==> flow/design.v <==
`timescale 1ns/100ps
module NFC(clk, rst, done, F_IO_A, F_CLE_A, F_ALE_A, F_REN_A, F_WEN_A, F_RB_A, F_IO_B, F_CLE_B, F_ALE_B, F_REN_B, F_WEN_B, F_RB_B);
  input clk;
  input rst;
  output done;
  inout [7:0] F_IO_A;
  output F_CLE_A;
  output F_ALE_A;
  output F_REN_A;
  output F_WEN_A;
  input  F_RB_A;
  inout [7:0] F_IO_B;
  output F_CLE_B;
  output F_ALE_B;
  output F_REN_B;
  output F_WEN_B;
  input  F_RB_B;
 reg [3:0] cur_st, nxt_st; 
 parameter IDLE = 4'd0,
			CMD_PRE = 4'd1,
			CMD = 4'd2,
			ADDR1_PRE = 4'd3,
			ADDR1 = 4'd4,
			ADDR2_PRE = 4'd5,
			ADDR2 = 4'd6,
			ADDR3_PRE = 4'd7,
			ADDR3 = 4'd8,
			DATA_PRE = 4'd9,
			DATA = 4'd10,
			CMD_FINISH_PRE = 4'd11,
			CMD_FINISH = 4'd12,
			DONE = 4'd13;
reg [8:0] counter_index, counter_page;
reg [7:0] F_IO_A_comb, F_IO_B_comb;
reg F_CLE_A, F_ALE_A, F_REN_A, F_WEN_A;
reg F_CLE_B, F_ALE_B, F_REN_B, F_WEN_B;
reg done;
always@(posedge clk or posedge rst)
if(rst)
	cur_st <= IDLE;
else
	cur_st <= nxt_st;
always@(*)
begin
case(cur_st)
	IDLE : nxt_st = CMD_PRE;
	CMD_PRE : nxt_st = CMD;
	CMD : nxt_st = ADDR1_PRE;
	ADDR1_PRE : nxt_st = ADDR1;
	ADDR1 : nxt_st = ADDR2_PRE;
	ADDR2_PRE : nxt_st = ADDR2;
	ADDR2 : nxt_st = ADDR3_PRE;
	ADDR3_PRE : nxt_st = ADDR3;
	ADDR3 : nxt_st = (F_RB_A)? DATA_PRE : ADDR3;
	DATA_PRE : nxt_st = DATA;
	DATA : nxt_st = (counter_index==9'd511)? CMD_FINISH_PRE : DATA_PRE;
	CMD_FINISH_PRE : nxt_st = CMD_FINISH;
	CMD_FINISH : nxt_st = (F_RB_B)? (counter_page==9'd511)? DONE : IDLE  : CMD_FINISH;
	default : nxt_st = DONE;
endcase
end
always@(posedge clk or posedge rst)
if(rst)
	counter_index <= 0;
else if(cur_st==DATA)
	counter_index <= counter_index + 1;
always@(posedge clk or posedge rst)
if(rst)
	counter_page <= 0;
else if(cur_st==CMD_FINISH)
	counter_page <= counter_page + 1;
always@(posedge clk or posedge rst)
if(rst)
	F_CLE_A <= 0;
else if(nxt_st==CMD_PRE || nxt_st==CMD)
	F_CLE_A <= 1;
else
	F_CLE_A <= 0;
always@(posedge clk or posedge rst)
if(rst)
	F_ALE_A <= 0;
else if(nxt_st==ADDR1_PRE || nxt_st==ADDR1 || nxt_st==ADDR2_PRE || nxt_st==ADDR2 || nxt_st==ADDR3_PRE || nxt_st==ADDR3)
	F_ALE_A <= 1;
else
	F_ALE_A <= 0;
always@(posedge clk or posedge rst)
if(rst)
	F_REN_A <= 1;
else if(nxt_st==DATA_PRE)
	F_REN_A <= 0;
else
	F_REN_A <= 1;
always@(posedge clk or posedge rst)
if(rst)
	F_WEN_A <= 1;
else if(nxt_st==CMD_PRE || nxt_st==ADDR1_PRE || nxt_st==ADDR2_PRE || nxt_st==ADDR3_PRE)
	F_WEN_A <= 0;
else
	F_WEN_A <= 1;
always@(posedge clk or posedge rst)
if(rst)
	F_CLE_B <= 0;
else if(nxt_st==CMD_PRE || nxt_st==CMD || nxt_st==CMD_FINISH_PRE || nxt_st==CMD_FINISH)
	F_CLE_B <= 1;
else
	F_CLE_B <= 0;
always@(posedge clk or posedge rst)
if(rst)
	F_ALE_B <= 0;
else if(nxt_st==ADDR1_PRE || nxt_st==ADDR1 || nxt_st==ADDR2_PRE || nxt_st==ADDR2 || nxt_st==ADDR3_PRE || nxt_st==ADDR3)
	F_ALE_B <= 1;
else
	F_ALE_B <= 0;
always@(posedge clk or posedge rst)
if(rst)
	F_REN_B <= 1;
else
	F_REN_B <= 1;
always@(posedge clk or posedge rst)
if(rst)
	F_WEN_B <= 1;
else if(nxt_st==CMD_PRE || nxt_st==ADDR1_PRE || nxt_st==ADDR2_PRE || nxt_st==ADDR3_PRE || nxt_st==DATA_PRE || nxt_st==CMD_FINISH_PRE)
	F_WEN_B <= 0;
else
	F_WEN_B <= 1;
always@(*)
begin
case(cur_st)
	CMD_PRE, CMD : begin
						F_IO_A_comb = 8'h00;
						F_IO_B_comb = 8'h80;
					end
	ADDR1_PRE, ADDR1 : begin
							F_IO_A_comb = 8'h00;
							F_IO_B_comb = 8'h00;
						end
	ADDR2_PRE, ADDR2 : begin
							F_IO_A_comb = counter_page[7:0];
							F_IO_B_comb = counter_page[7:0];
						end
	ADDR3_PRE, ADDR3 : begin
							F_IO_A_comb = {7'd0,counter_page[8]};
							F_IO_B_comb = {7'd0,counter_page[8]};
						end
	DATA_PRE, DATA : begin
							F_IO_A_comb = 'bz;
							F_IO_B_comb = F_IO_A;
						end
	CMD_FINISH_PRE, CMD_FINISH : begin
									F_IO_A_comb = 'bz;
									F_IO_B_comb = 8'h10;
								end
	default : begin
				F_IO_A_comb = 'bz;
				F_IO_B_comb = 'bz;
				end
endcase
end
assign F_IO_A = F_IO_A_comb;
assign F_IO_B = F_IO_B_comb;
always@(posedge clk or posedge rst)
if(rst)
	done <= 0;
else if(cur_st==DONE)
	done <= 1;
else
	done <= 0;
endmodule
=== Reports on NFC ===
Tool output for the design above, in the order of the flow.
Lines are those of the file above, counted from 1.
Library cell names are shortened.
Not given: -

* Design top: NFC
* Clock port: clk
* Standard-cell library: sky130hd
* Library corner: tt_025C_1v80

=== Word-level counts ===
Source: Yosys, flattened and elaborated, memories not mapped. Widths are those after wreduce; folded enables and synchronous resets count as part of the registers. Registers that Yosys merges into a memory's read port (data or address) are not register bits. Print and check cells do not count. Equal cells are merged and count once.

* Flip-flop bits (word level): 29

* Mux-type cells: 14
* Add/sub/neg operators: 2
* Eq/ne operators: 26
* Reductions and logical operators: 21

{| class="wikitable"
|+ Operators by type and width
! operator !! count
|-
| parallel mux 4 bit (select 13 bit) || 1
|-
| parallel mux 8 bit (select 6 bit) || 1
|-
| equality test 4 bit (second input constant) || 10
|-
| equality test 4 x 3 -> 1 bit (second input constant) || 8
|-
| parallel mux 8 bit (select 3 bit) || 1
|-
| adder 9 x 1 -> 9 bit (second input constant) || 2
|-
| equality test 9 bit (second input constant) || 2
|-
| equality test 4 x 2 -> 1 bit (second input constant) || 4
|-
| logical OR 1 bit || 13
|-
| OR reduction 2 bit || 6
|-
| equality test 4 x 1 -> 1 bit (second input constant) || 2
|-
| 2-to-1 mux 4 bit || 2
|-
| 2-to-1 mux 1 bit || 8
|-
| logical NOT 4 bit || 1
|-
| OR reduction 4 bit || 1
|-
| 2-to-1 mux 2 bit || 1
|}

=== Logic depth ===
Depth = most cells in a row (Yosys ltp): at word level without a register or memory, in the mapped netlist without a sequential cell, where the memories' decode and read muxes count.

* Depth after elaboration: 11
* ABC_AREA: 0
* Depth in mapped cells: 9
* Gate-level depth less buffers: 9

=== Mapped cells and area ===
Yosys stat after the flow's synthesis: flattened, memories mapped to cells. It holds for the ABC_AREA given above (unset counts as 0); a run with the other value may have another netlist.
Totals and module areas in this step are rounded.

{| class="wikitable"
|+ Cells by type
! type !! count
|-
| dfrtp_1 || 35
|-
| dfstp_2 || 4
|-
| xnor2_1 || 9
|-
| nor2b_1 || 12
|-
| xor2_1 || 6
|-
| ha_1 || 4
|-
| nand2_1 || 13
|-
| mux2_2 || 4
|-
| nand4_1 || 7
|-
| nor2_1 || 10
|-
| or4_4 || 2
|-
| nand3_1 || 4
|-
| o21ai_0 || 4
|-
| and3_1 || 3
|-
| inv_1 || 5
|-
| nor3_4 || 1
|-
| buf_4 || 2
|-
| nor3_1 || 3
|}

Not listed: further types 20, cells in them 21.

* Chip area (Yosys): 0.001705 mm2
* Flip-flops: 39
* Cells in the netlist: 149

=== Timing after synthesis ===
Source: OpenSTA report_checks on the synthesized netlist (no wires, ideal clock, input and output delay 20% of the period each), path of least setup slack; recovery checks are left aside. Register names are those of the netlist, which keeps one name where synthesis merged equal registers.

* Kind: register to register
* Start: register counter_page[2]
* End: register F_CLE_B
* Stages: 10
* Launch time at the first pin: 0.000 ns
* Arrival time: 2.068 ns
* Path delay: 2.199 ns
* Required time: 2.039 ns
* Setup slack: -0.029 ns
* Clock period: 2.17 ns
* Synthesis period reached: 2.199 ns

"path delay" is the arrival time less input delay plus setup time.
"stages": output pins that drive a net of the path, with the launching flip-flop's if there is one; two outputs of one cell count as two.
"synthesis period reached" = period - worst setup slack (recovery checks aside). The figure is calculated, with input and output delays left at 20% of the set period.
The rows between start and end are the longest chain of elaborated cells between them; the timing report does not say that the signal goes this way. Where chains are equally long, one stands for them.
Each line given opens the expression or statement behind the cell; cells for indexed reads and writes are added by Yosys, which also makes memories of some case tables.
A register here has more assigning lines than the two given.

* Cells stage by stage: dfrtp_1 -> and3_1 -> nand3_1 -> nor2_1 -> ha_1 -> a31oi_1 -> nand4_1 -> xor2_1 -> and3_2 -> or3_1
* Cells in the longest elaborated chain: 9

{| class="wikitable"
|+ Ends and longest elaborated chain, after synthesis
! item !! RTL line !! text
|-
| from (decl) || 33 || <nowiki>reg [8:0] counter_index, counter_page;</nowiki>
|-
| from (assign) || 69 || <nowiki>counter_page <= 0;</nowiki>
|-
| from (assign) || 71 || <nowiki>counter_page <= counter_page + 1;</nowiki>
|-
| equality test 9 bit || 58 || <nowiki>CMD_FINISH : nxt_st = (F_RB_B)? (counter_page==9'd511)? DONE : IDLE : CMD_FINISH;</nowiki>
|-
| 2-to-1 mux 4 bit x2 || 58 ||
|-
| parallel mux 4 bit (select 13 bit) || 45 || <nowiki>case(cur_st)</nowiki>
|-
| equality test 4 x 1 -> 1 bit || 103 || <nowiki>else if(nxt_st==CMD_PRE || nxt_st==CMD || nxt_st==CMD_FINISH_PRE || nxt_st==CMD_FINISH)</nowiki>
|-
| logical OR 1 bit x3 || 103 ||
|-
| 2-to-1 mux 1 bit || 103 ||
|-
| to (assign) || 102 || <nowiki>F_CLE_B <= 0;</nowiki>
|-
| to (assign) || 104 || <nowiki>F_CLE_B <= 1;</nowiki>
|-
| to (decl) || 13 || <nowiki>output F_CLE_B;</nowiki>
|}

# Flow runs of NFC

Settings of 2 stored flow runs for module NFC (sky130hd), not sorted in any way. The constraints put input and output delay at 20% of the set period each and load the outputs with 0.01 pF.

=== Run 1 ===
{| class="wikitable"
! Setting !! Value
|-
| period_ns || 1.49
|-
| CORE_UTILIZATION || 65
|-
| SETUP_SLACK_MARGIN || 0.33
|-
| PLACE_DENSITY_LB_ADDON || 0.3
|-
| CELL_PAD_IN_SITES_GLOBAL_PLACEMENT || 0
|-
| TNS_END_PERCENT || 85
|-
| GPL_TIMING_DRIVEN || 0
|-
| CTS_CLUSTER_SIZE || 63
|-
| CTS_CLUSTER_DIAMETER || 264
|-
| CAP_MARGIN || 20
|-
| CORE_MARGIN || 2
|-
| SLEW_MARGIN || 20
|}
Stopped before the end: routing reported DPL-0038.

=== Run 2 ===
{| class="wikitable"
! Setting !! Value
|-
| period_ns || 3.38
|-
| CORE_UTILIZATION || 71
|-
| HOLD_SLACK_MARGIN || 0.05
|-
| CORE_MARGIN || 9
|-
| CELL_PAD_IN_SITES_DETAIL_PLACEMENT || 2
|-
| GPL_ROUTABILITY_DRIVEN || 1
|-
| CTS_CLUSTER_SIZE || 69
|-
| CTS_CLUSTER_DIAMETER || 51
|-
| MAX_ROUTING_LAYER || met5
|-
| CAP_MARGIN || 20
|-
| SLEW_MARGIN || 20
|}
Stopped before the end: placement reported DPL-0033.
